==> flow/design.v <==
module AHB_slave(hclk,hreset,hready_in,hwrite,htrans,haddr,hwdata,pr_data,haddr_1,haddr_2,hwdata_1,hwdata_2,valid,hwrite_1,hwrite_2,hr_data,temp_sel);
input hclk,hreset, hready_in, hwrite;
input [1:0]htrans;
input [31:0]haddr,hwdata,pr_data;
output reg[31:0]haddr_1,haddr_2,hwdata_1,hwdata_2; output reg valid,hwrite_1,hwrite_2;
output [31:0]hr_data; output reg[2:0]temp_sel;
always @(posedge hclk) begin
if (hreset==1) begin
hwdata_2<=0;
haddr_1<=0;  
hwdata_1<=0;  
hwrite_1<=0;  
hwrite_2<=0; end
else if (hreset==0) begin
haddr_1<=haddr;
haddr_2<=haddr_1; hwdata_1<=hwdata;
 hwdata_2<=hwdata_1;
hwrite_1<=hwrite;
hwrite_2<=hwrite_1; end
end
always @(*) begin
valid=1'b0;
if (hready_in==1 && haddr>=32'h8000_0000 && haddr<=32'h8c00_0000 && htrans==2'b10 || htrans==2'b11)
valid=1'b1; else
valid=1'b0;
end
always @(*)
begin
temp_sel=3'b000;
if (haddr>=32'h8000_0000 && haddr<32'h8400_0000) temp_sel=3'b001;
else if (haddr>=32'h8400_0000 && haddr<32'h8800_0000) temp_sel=3'b010;
else if (haddr>=32'h8800_0000 && haddr<=32'h8c00_0000) temp_sel=3'b011;
end
assign hr_data=pr_data;
endmodule
# Tool chain data of AHB_slave
# What the tools print for AHB_slave, step after step.
# Line numbers count from 1 in the design file above.
# The mark -- stands for no value.
[inputs] top="AHB_slave" clk_port="hclk" cell_library="sky130hd" lib_corner="tt_025C_1v80"

# Word level
# Yosys after proc, flatten, opt, wreduce and memory -nomap, before mapping. Enables and synchronous resets that opt folds into registers are not counted as muxes. Memory bits, and registers merged into a memory's read port (data or address), are not among the register bits. Print and check cells are not counted. Equal cells are merged and count once.
[bits] register_bits=130 out_inout_bits=166 word_cells=25
[classes] n_cmp=6 equal=2 mux=4 reduce_and_logical=7
[op_table] op="32-bit >= comparator with constant B" count=3
[op_table] op="32-bit < comparator with constant B" count=2
[op_table] op="32-bit <= comparator with constant B" count=1
[op_table] op="1-bit logical AND" count=6
[op_table] op="2-bit two-way mux" count=3
[op_table] op="2-bit == test with constant B" count=2
[op_table] op="1-bit logical OR" count=1
[op_table] op="1-bit two-way mux" count=1

# Longest topological paths
# Yosys ltp: most cells in a row. Word level: on the elaborated netlist, between registers, memories and ports. Mapped: between sequential cells and ports; inverters and the memories' decode and read muxes count.
[depth] word_depth=6 abc_area=0 depth_mapped=4 depth_no_buf=4

# After synthesis
# The flow's flattened synthesis, as Yosys stat reports it; memories are mapped. The netlist is that of the ABC_AREA named above (0 if unset); the other value can give another one.
# Totals and module areas in this step are rounded.
[mapped] stdcells=294 synth_area_um2=4000 ffs=130
[types] cell_type="sky130_fd_sc_hd__dfxtp_1" count=98 area_total_um2=1.96E+03
[types] cell_type="sky130_fd_sc_hd__edfxtp_1" count=32 area_total_um2=960.922
[types] cell_type="sky130_fd_sc_hd__nor2b_1" count=97 area_total_um2=606.832
[types] cell_type="sky130_fd_sc_hd__buf_4" count=33 area_total_um2=247.738
[types] cell_type="sky130_fd_sc_hd__clkbuf_1" count=8 area_total_um2=30.029
[types] cell_type="sky130_fd_sc_hd__nor4_2" count=2 area_total_um2=25.024
[types] cell_type="sky130_fd_sc_hd__nor4_4" count=1 area_total_um2=21.27
[types] cell_type="sky130_fd_sc_hd__buf_2" count=3 area_total_um2=15.014
[types] cell_type="sky130_fd_sc_hd__nor4b_2" count=1 area_total_um2=15.014
[types] cell_type="sky130_fd_sc_hd__nand4_2" count=1 area_total_um2=12.512
[types] cell_type="sky130_fd_sc_hd__nor4_1" count=2 area_total_um2=12.512
[types] cell_type="sky130_fd_sc_hd__nand2_1" count=3 area_total_um2=11.261
[types] cell_type="sky130_fd_sc_hd__and4_1" count=1 area_total_um2=8.758
[types] cell_type="sky130_fd_sc_hd__nor2b_2" count=1 area_total_um2=8.758
[types] cell_type="sky130_fd_sc_hd__nor4b_1" count=1 area_total_um2=8.758
[types] cell_type="sky130_fd_sc_hd__a21o_1" count=1 area_total_um2=7.507
[types] cell_type="sky130_fd_sc_hd__inv_1" count=2 area_total_um2=7.507
[types] cell_type="sky130_fd_sc_hd__a31oi_1" count=1 area_total_um2=6.256
# Not listed: further types 6, cells in them 6.

# Path before layout
# Path of least setup slack by OpenSTA after synthesis, without wires, with an ideal clock, recovery checks aside; 20% of the period is set as input and as output delay. Where synthesis merged equal registers, the netlist keeps one of their names.
[synth_path] path_kind="input -> register" from="input hreset" to="register haddr_2[0]" period_ns=2.69 in_delay_ns=0.538 t_first_pin_ns=0.538 t_arrival_ns=1.546 t_required_ns=2.303 slack_ns=0.758 path_delay_ns=1.395 stages=3 path_buffers=2 period_less_setup_slack_ns=1.932
# "path_delay_ns" is the arrival time less input delay plus setup time.
# "stages" counts driving pins, that of a launching flip-flop among them; a cell with two outputs on the path counts twice.
# "period_less_setup_slack_ns" = period - worst setup slack (recovery checks aside). The figure is calculated, with input and output delays left at 20% of the set period.
[synth_via] cell_sequence="sky130_fd_sc_hd__buf_2 -> sky130_fd_sc_hd__clkbuf_1 -> sky130_fd_sc_hd__inv_1" elab_chain_cells=0
[synth_rtl] item="start, declared" line_no=2 text="input hclk,hreset, hready_in, hwrite;"
[synth_rtl] item="end, assigned" line_no=16 text="haddr_2<=haddr_1; hwdata_1<=hwdata;"
[synth_rtl] item="end, declared" line_no=5 text="output reg[31:0]haddr_1,haddr_2,hwdata_1,hwdata_2; output reg valid,hwrite_1,hwrite_2;"

# Worst path after layout
# From the final timing report of record 1: the path of least setup slack in the routed layout; clock arrival at registers is part of the times.
[layout_path] path_kind="input -> output" from="input haddr[23]" to="output temp_sel[1]" period_ns=2.43 in_delay_ns=0.49 out_delay_ns=0.49 t_first_pin_ns=0.49 t_arrival_ns=1.80 t_required_ns=1.94 slack_ns=0.14 stages=5 path_buffers=2
# Between the ends stands the longest chain of elaborated cells between them, by number of cells; it is not shown to be the way that was timed. Of several equally long chains one is given.
# A line is the first line of the expression or statement that the cell stems from. Yosys adds cells for indexed reads and writes and turns some case tables into memories.
[layout_via] cell_sequence="sky130_fd_sc_hd__clkdlybuf4s50_1 -> sky130_fd_sc_hd__nor4_4 -> sky130_fd_sc_hd__nand4_4 -> sky130_fd_sc_hd__a31oi_1 -> sky130_fd_sc_hd__buf_2" elab_chain_cells=5
[layout_rtl] item="start, declared" line_no=4 text="input [31:0]haddr,hwdata,pr_data;"
[layout_rtl] item="32-bit >= comparator" line_no=32 text="else if (haddr>=32'h8800_0000 && haddr<=32'h8c00_0000) temp_sel=3'b011;"
[layout_rtl] item="1-bit logical AND" line_no=32
[layout_rtl] item="2-bit two-way mux" line_no=32
[layout_rtl] item="2-bit two-way mux" line_no=31 text="else if (haddr>=32'h8400_0000 && haddr<32'h8800_0000) temp_sel=3'b010;"
[layout_rtl] item="2-bit two-way mux" line_no=30 text="if (haddr>=32'h8000_0000 && haddr<32'h8400_0000) temp_sel=3'b001;"
[layout_rtl] item="end, declared" line_no=6 text="output [31:0]hr_data; output reg[2:0]temp_sel;"

Wiki page: AHB_slave / flow data

Top module AHB_slave; platform sky130hd; tools Yosys and OpenROAD; 2 stored runs in no particular order. Input and output delays are each 20% of the period that was set; the output load is 0.01 pF.
"achieved_clock_period_ns": clock period set for the run, less the worst setup slack. It is reckoned from that one timing run; input and output delays stay at 20% of the period that was set.
"worst_path_ns" means the part of the period allowed to the worst setup path (the constraints hold back 20% at inputs and 20% at outputs) less its slack; where the path has registers, the arrival times of their clocks count too.
"power_total_uw": no workload was simulated; the value follows from the tool's default switching activity.
The measured numbers are rounded.

[flow] record 1: files
==> flow/run.sh <==
#!/bin/bash
# the make line also repeats the synthesis and layout settings of config.mk as NAME=value (left out here)
make -C /OpenROAD-flow-scripts/flow DESIGN_CONFIG=/design/flow/config.mk WORK_HOME=/design/flow/orfs CLKGATE_MAP_FILE= finish
==> flow/config.mk <==
export PLATFORM = sky130hd
export DESIGN_NAME = AHB_slave
export DESIGN_NICKNAME = AHB_slave
export VERILOG_FILES = /design/flow/design.v
export SDC_FILE = /design/flow/constraint.sdc
export NUM_CORES = 4
export LEC_CHECK = 0
export CAP_MARGIN = 40
export CELL_PAD_IN_SITES_DETAIL_PLACEMENT = 1
export CORE_MARGIN = 2
export CORE_UTILIZATION = 29
export GPL_ROUTABILITY_DRIVEN = 0
export MAX_ROUTING_LAYER = met5
export MIN_ROUTING_LAYER = met1
export PLACE_DENSITY_LB_ADDON = 0.1
export SETUP_SLACK_MARGIN = 0.08
export SLEW_MARGIN = 20
==> flow/constraint.sdc <==
create_clock -name core_clock -period 2.43 [get_ports {hclk}]
set_input_delay 0.4860 -clock core_clock [delete_from_list [all_inputs] [get_ports {hclk}]]
set_output_delay 0.4860 -clock core_clock [all_outputs]
set_load 0.01 [all_outputs]

[flow] record 1: metrics
[metrics] synth_chip_area_um2 = 4000
[metrics] die_um2 = 15000
[metrics] final_cell_area_um2 = 6600
[metrics] util_pct = 49
[metrics] fin_ws_ns = 0.14
[metrics] final_setup_tns_ns = 0.000
[metrics] hold_worst_slack_ns = 0.37
[metrics] power_total_uw = 5100
[metrics] achieved_clock_period_ns = 2.287
[metrics] worst_path_ns = 1.32
[metrics] critical_path_kind = input -> output

[flow] record 2: files
==> flow/run.sh <==
#!/bin/bash
# the make line also repeats the synthesis and layout settings of config.mk as NAME=value (left out here)
make -C /OpenROAD-flow-scripts/flow DESIGN_CONFIG=/design/flow/config.mk WORK_HOME=/design/flow/orfs CLKGATE_MAP_FILE= finish
==> flow/config.mk <==
export PLATFORM = sky130hd
export DESIGN_NAME = AHB_slave
export DESIGN_NICKNAME = AHB_slave
export VERILOG_FILES = /design/flow/design.v
export SDC_FILE = /design/flow/constraint.sdc
export NUM_CORES = 4
export LEC_CHECK = 0
export CAP_MARGIN = 20
export CELL_PAD_IN_SITES_DETAIL_PLACEMENT = 1
export CORE_MARGIN = 2
export CORE_UTILIZATION = 45
export GPL_ROUTABILITY_DRIVEN = 0
export GPL_TIMING_DRIVEN = 1
export MIN_ROUTING_LAYER = met2
export PLACE_DENSITY_LB_ADDON = 0.13
export SETUP_SLACK_MARGIN = -0.16
export SLEW_MARGIN = 15
==> flow/constraint.sdc <==
create_clock -name core_clock -period 1.56 [get_ports {hclk}]
set_input_delay 0.3120 -clock core_clock [delete_from_list [all_inputs] [get_ports {hclk}]]
set_output_delay 0.3120 -clock core_clock [all_outputs]
set_load 0.01 [all_outputs]

[flow] record 2: metrics
[metrics] synth_chip_area_um2 = 4000
[metrics] die_um2 = 9700
[metrics] final_cell_area_um2 = 6400
[metrics] util_pct = 74
[metrics] fin_ws_ns = -0.26
[metrics] final_setup_tns_ns = -2.4
[metrics] hold_worst_slack_ns = 0.057
[metrics] power_total_uw = 8600
[metrics] achieved_clock_period_ns = 1.822
[metrics] worst_path_ns = 1.20
[metrics] critical_path_kind = input -> output
